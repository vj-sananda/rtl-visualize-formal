==> flow/design.v <==
module pmu #(parameter int IDLE_LIMIT=10 )
  ( input clk ,
    input rst ,
    input ififo_rdy,
    input exec_idle,
    output logic pwr_down,
    output logic iso_enable,
    output logic pwron_reset
    );
   localparam init=0,start_cntdown=1,begin_pwrdown=2,pwroff=3,pwron=4;
   logic iso_enable_wc, iso_enable_rc;
   reg pwr_down_wc, pwr_down_rc;
   logic [2:0] state, next_state;
   logic [4:0] timer_cnt_wc, timer_cnt_rc ;
   assign  iso_enable = iso_enable_rc;
   assign  pwr_down = pwr_down_wc ;
   always @*
     begin
	iso_enable_wc = iso_enable_rc ;
	pwr_down_wc = pwr_down_rc ;
	pwron_reset = 0;
	next_state = state ;
	timer_cnt_wc = timer_cnt_rc ;
	case( state )
	  init:
	  begin
	     iso_enable_wc = 0;
	     pwr_down_wc =0;
	     timer_cnt_wc =0;
	     if ( exec_idle )
	       next_state = start_cntdown ;
	  end
	  start_cntdown: begin
	     if ( ififo_rdy )
	       next_state = init ;
	     else
	       begin
		  if ( ~ififo_rdy && timer_cnt_rc < IDLE_LIMIT )
		    timer_cnt_wc = timer_cnt_rc + 1 ;
		  if (timer_cnt_rc == IDLE_LIMIT)
		    next_state = begin_pwrdown ;
	       end
	  end
	  begin_pwrdown:  
	    begin
	       iso_enable_wc = 1;
	       if ( ~ififo_rdy )
		 next_state = pwroff ;
	       else
		 next_state = init;
	    end
	  pwroff:
	    begin
	       pwr_down_wc = 1;
	       pwron_reset = 1;
	       if ( ififo_rdy )
		 next_state = pwron ;
	    end
	  pwron:
	    begin
	       pwr_down_wc = 0;
	       pwron_reset = 1;
	       next_state = init;
	    end
	endcase  
     end  
   always @(posedge clk)
     if (rst)
       begin
	  iso_enable_rc <= 0;
	  pwr_down_rc <= 0;
	  timer_cnt_rc <= 0;
	  state <= init;
       end
     else
       begin
	  iso_enable_rc <= iso_enable_wc;
	  pwr_down_rc <= pwr_down_wc;
	  timer_cnt_rc <= timer_cnt_wc ;
	  state <= next_state ;
       end
endmodule  
* Tool chain data of pmu
Tool output for the design above, in the order of the flow.
Lines are those of the file above, counted from 1.
Cell names lack the library's common part.
A cell with n/a has no value.
- Top module :: pmu
- Clock port :: clk
- Cell library :: sky130hd
- Corner :: tt_025C_1v80

* Word level
Counts by Yosys on the flattened word-level netlist (proc, flatten, opt, wreduce; memories kept). Register bits leave out memories and registers merged into their read ports (data or address). Print and check cells are left out. Cells with the same type and inputs are merged into one.
- Register bits :: 10
- Input port bits :: 4
- Output and inout port bits :: 3
- Eq/ne operators :: 10
- Bitwise gates (word level) :: 1
- Add/sub/neg operators :: 1
- Multiplexer cells :: 12
- $lt $le $gt $ge :: 1
- Reduce/logical cells :: 9
** Operators by type and width (number)
- 3-bit case mux with 5-bit select :: 1
- 3-bit two-way mux :: 4
- 5-bit case mux with 2-bit select :: 1
- 5-bit two-way mux :: 2
- 2-bit inequality test with constant B :: 4
- 3-bit by 2-bit equality test with 1-bit output with constant B :: 2
- 5-bit by 1-bit adder with 5-bit output with constant B :: 1
- 5-bit by 4-bit < comparator with 1-bit output with constant B :: 1
- 5-bit by 4-bit equality test with 1-bit output with constant B :: 1
- 5-bit nonzero test :: 1
- 2-bit nonzero test :: 2
- 2-bit OR reduction :: 2
- 4-bit AND reduction :: 1
- 1-bit case mux with 2-bit select :: 2
- 3-bit by 1-bit equality test with 1-bit output with constant B :: 1
- 3-bit equality test with constant B :: 1
- 3-bit inequality test with constant B :: 1
- 3-bit logical NOT :: 1
- 3-bit AND reduction :: 1
- 2-bit two-way mux :: 1
- 1-bit logical AND :: 1
- 1-bit NOT :: 1
- 1-bit two-way mux :: 1

* Longest topological paths
Longest topological path by Yosys (ltp), each cell counted once; first at word level (registers and memories cut), then after technology mapping (sequential cells cut; the memories' decode and read muxes count).
- Depth after elaboration :: 5
- ABC_AREA :: 0
- Gate-level depth with buffers :: 5
- Mapped depth without buffers :: 5

* After synthesis
The flow's flattened synthesis, as Yosys stat reports it; memories are mapped. The netlist is that of the ABC_AREA named above (0 if unset); the other value can give another one.
Totals and module areas in this step are rounded.
** Cells by type
- dfxtp_1 :: number 12, total area 240.23 um2
- mux2_4 :: number 3, total area 45.043 um2
- nor3b_1 :: number 4, total area 30.029 um2
- nor2_1 :: number 7, total area 26.275 um2
- ha_1 :: number 2, total area 25.024 um2
- nor3_1 :: number 4, total area 20.019 um2
- nor3b_4 :: number 1, total area 18.768 um2
- nor4b_2 :: number 1, total area 15.014 um2
- nor2b_1 :: number 2, total area 12.512 um2
- inv_1 :: number 3, total area 11.261 um2
- nand4bb_1 :: number 1, total area 11.261 um2
- nand3_2 :: number 1, total area 10.01 um2
- a32oi_1 :: number 1, total area 8.758 um2
- a41oi_1 :: number 1, total area 8.758 um2
- o21ai_2 :: number 1, total area 8.758 um2
- a21o_1 :: number 1, total area 7.507 um2
- o211ai_1 :: number 1, total area 7.507 um2
- nand2_2 :: number 1, total area 6.256 um2
Other cell types: 4; their cells: 4.
- Area of sequential cells :: 240.2 um2
- Flip-flops :: 12
- Chip area (Yosys) :: 534.3 um2
- Cells in the netlist :: 51

* Timing after synthesis
Source: OpenSTA report_checks on the synthesized netlist (no wires, ideal clock, input and output delay 20% of the period each), path of least setup slack; recovery checks are left aside. Register names are those of the netlist, which keeps one name where synthesis merged equal registers.
- Path kind :: register to register
- From :: reg state
- To :: reg timer_cnt_rc[0]
- Setup time :: 0.121 ns
- Required time :: 1.339 ns
- Setup slack :: 0.370 ns
- Clock period :: 1.46 ns
- Stages :: 4
- Data arrival time :: 0.968 ns
- Delay of the path :: 1.089 ns
- Launch time at the first pin :: 0.000 ns
- Synthesis period reached :: 1.09 ns
"delay of the path" = arrival - input delay + setup time.
"stages" counts driving pins, that of a launching flip-flop among them; a cell with two outputs on the path counts twice.
"synthesis period reached" = period - worst setup slack (recovery checks aside). The figure is calculated, with input and output delays left at 20% of the set period.
An end named without its bit number is one bit of that signal or, where synthesis recoded a state register, one of its new flip-flops.
The rows between start and end are the longest chain of elaborated cells between them; the timing report does not say that the signal goes this way. Where chains are equally long, one stands for them.
A line is the first line of the expression or statement that the cell stems from. Yosys adds cells for indexed reads and writes and turns some case tables into memories.
- Cells stage by stage :: dfxtp_1 nor3b_4 nand2_2 mux2_4
- Length of the longest elaborated chain :: 3
- Elaborated cells on any way between the ends :: 7
- RTL lines with such cells :: 1
** RTL lines, path post-synthesis
- start: declaration :: line 13 : logic [2:0] state, next_state;
- start: assignment :: line 73 : state <= init;
- start: assignment :: line 80 : state <= next_state ;
- 3-bit by 1-bit equality test with 1-bit output :: line 24 : case( state )
- 2-bit nonzero test
- 3-bit AND reduction
- end: assignment :: line 72 : timer_cnt_rc <= 0;
- end: assignment :: line 79 : timer_cnt_rc <= timer_cnt_wc ;
- end: declaration :: line 14 : logic [4:0] timer_cnt_wc, timer_cnt_rc ;

* Worst path after layout
From the final timing report of flow run A: the path of least setup slack in the routed layout; clock arrival at registers is part of the times.
- Path kind :: register to output
- From :: reg state
- To :: out pwr_down
- Setup slack :: 0.09 ns
- Launch time at the first pin :: 0.27 ns
- Clock period :: 1.83 ns
- Stages :: 4
- Output delay :: 0.37 ns
- Required time :: 1.46 ns
- Data arrival time :: 1.38 ns
An end named without its bit number is one bit of that signal or, where synthesis recoded a state register, one of its new flip-flops.
- Cells stage by stage :: dfxtp_1 nor2_1 a21o_1 clkdlybuf4s50_1
** RTL lines, path post-layout
- start: declaration :: line 13 : logic [2:0] state, next_state;
- start: assignment :: line 73 : state <= init;
- start: assignment :: line 80 : state <= next_state ;
- end: declaration :: line 6 : output logic pwr_down,
Chain of elaborated cells between the ends: none given.

Memo
Re: implementation data of pmu

Stored flow runs of pmu (2 of them; Yosys, OpenROAD, sky130hd). They differ in their settings and are not a sequence. Constraints: input delay and output delay 20% of the set period each, output load 0.01 pF.
"worst path time" = time allowed to the worst setup path (clock period - input delay - output delay, where it has them) - its slack; a late launch clock adds to it, a late capture clock takes from it.
By "total power of the final layout" is meant OpenSTA's value without simulated activity: inputs other than the clock are taken to toggle once in ten clock periods, and the tool carries that through the logic.
The measured numbers are rounded.

* Flow run A
** Files
==> flow/run.sh <==
#!/bin/bash
# the make line also repeats the synthesis and layout settings of config.mk as NAME=value (left out here)
make -C /OpenROAD-flow-scripts/flow DESIGN_CONFIG=/design/flow/config.mk WORK_HOME=/design/flow/orfs CLKGATE_MAP_FILE= finish
==> flow/config.mk <==
export PLATFORM = sky130hd
export DESIGN_NAME = pmu
export DESIGN_NICKNAME = pmu
export VERILOG_FILES = /design/flow/design.v
export SDC_FILE = /design/flow/constraint.sdc
export NUM_CORES = 4
export LEC_CHECK = 0
export CAP_MARGIN = 20
export CORE_MARGIN = 2
export CORE_UTILIZATION = 40
export SLEW_MARGIN = 20
==> flow/constraint.sdc <==
create_clock -name core_clock -period 1.83 [get_ports {clk}]
set_input_delay 0.3660 -clock core_clock [delete_from_list [all_inputs] [get_ports {clk}]]
set_output_delay 0.3660 -clock core_clock [all_outputs]
set_load 0.01 [all_outputs]
** Results
- Standard-cell area after routing :: 659.4 um2
- Chip area in the Yosys report :: 534.3 um2
- Area of the die :: 1644 um2
- Setup slack of the worst path :: 0.087 ns
- Worst path time :: 1.38 ns
- Worst path kind :: register to output
- Total power of the final layout :: 0.5184 mW
- Utilization in the final report :: 52.0 %

* Flow run B
** Files
==> flow/run.sh <==
#!/bin/bash
# the make line also repeats the synthesis and layout settings of config.mk as NAME=value (left out here)
make -C /OpenROAD-flow-scripts/flow DESIGN_CONFIG=/design/flow/config.mk WORK_HOME=/design/flow/orfs CLKGATE_MAP_FILE= finish
==> flow/config.mk <==
export PLATFORM = sky130hd
export DESIGN_NAME = pmu
export DESIGN_NICKNAME = pmu
export VERILOG_FILES = /design/flow/design.v
export SDC_FILE = /design/flow/constraint.sdc
export NUM_CORES = 4
export LEC_CHECK = 0
export CAP_MARGIN = 25
export CELL_PAD_IN_SITES_GLOBAL_PLACEMENT = 0
export CORE_MARGIN = 2
export CORE_UTILIZATION = 20
export CTS_CLUSTER_DIAMETER = 56
export HOLD_SLACK_MARGIN = 0.07
export MIN_ROUTING_LAYER = met2
export PLACE_DENSITY_LB_ADDON = 0.09
export SETUP_SLACK_MARGIN = 0.2
export SLEW_MARGIN = 20
==> flow/constraint.sdc <==
create_clock -name core_clock -period 1.61 [get_ports {clk}]
set_input_delay 0.3220 -clock core_clock [delete_from_list [all_inputs] [get_ports {clk}]]
set_output_delay 0.3220 -clock core_clock [all_outputs]
set_load 0.01 [all_outputs]
** Results
- Standard-cell area after routing :: 691.9 um2
- Chip area in the Yosys report :: 534.3 um2
- Area of the die :: 3101 um2
- Setup slack of the worst path :: 0.295 ns
- Worst path time :: 0.99 ns
- Worst path kind :: input to register
- Total power of the final layout :: 0.5992 mW
- Utilization in the final report :: 27.7 %
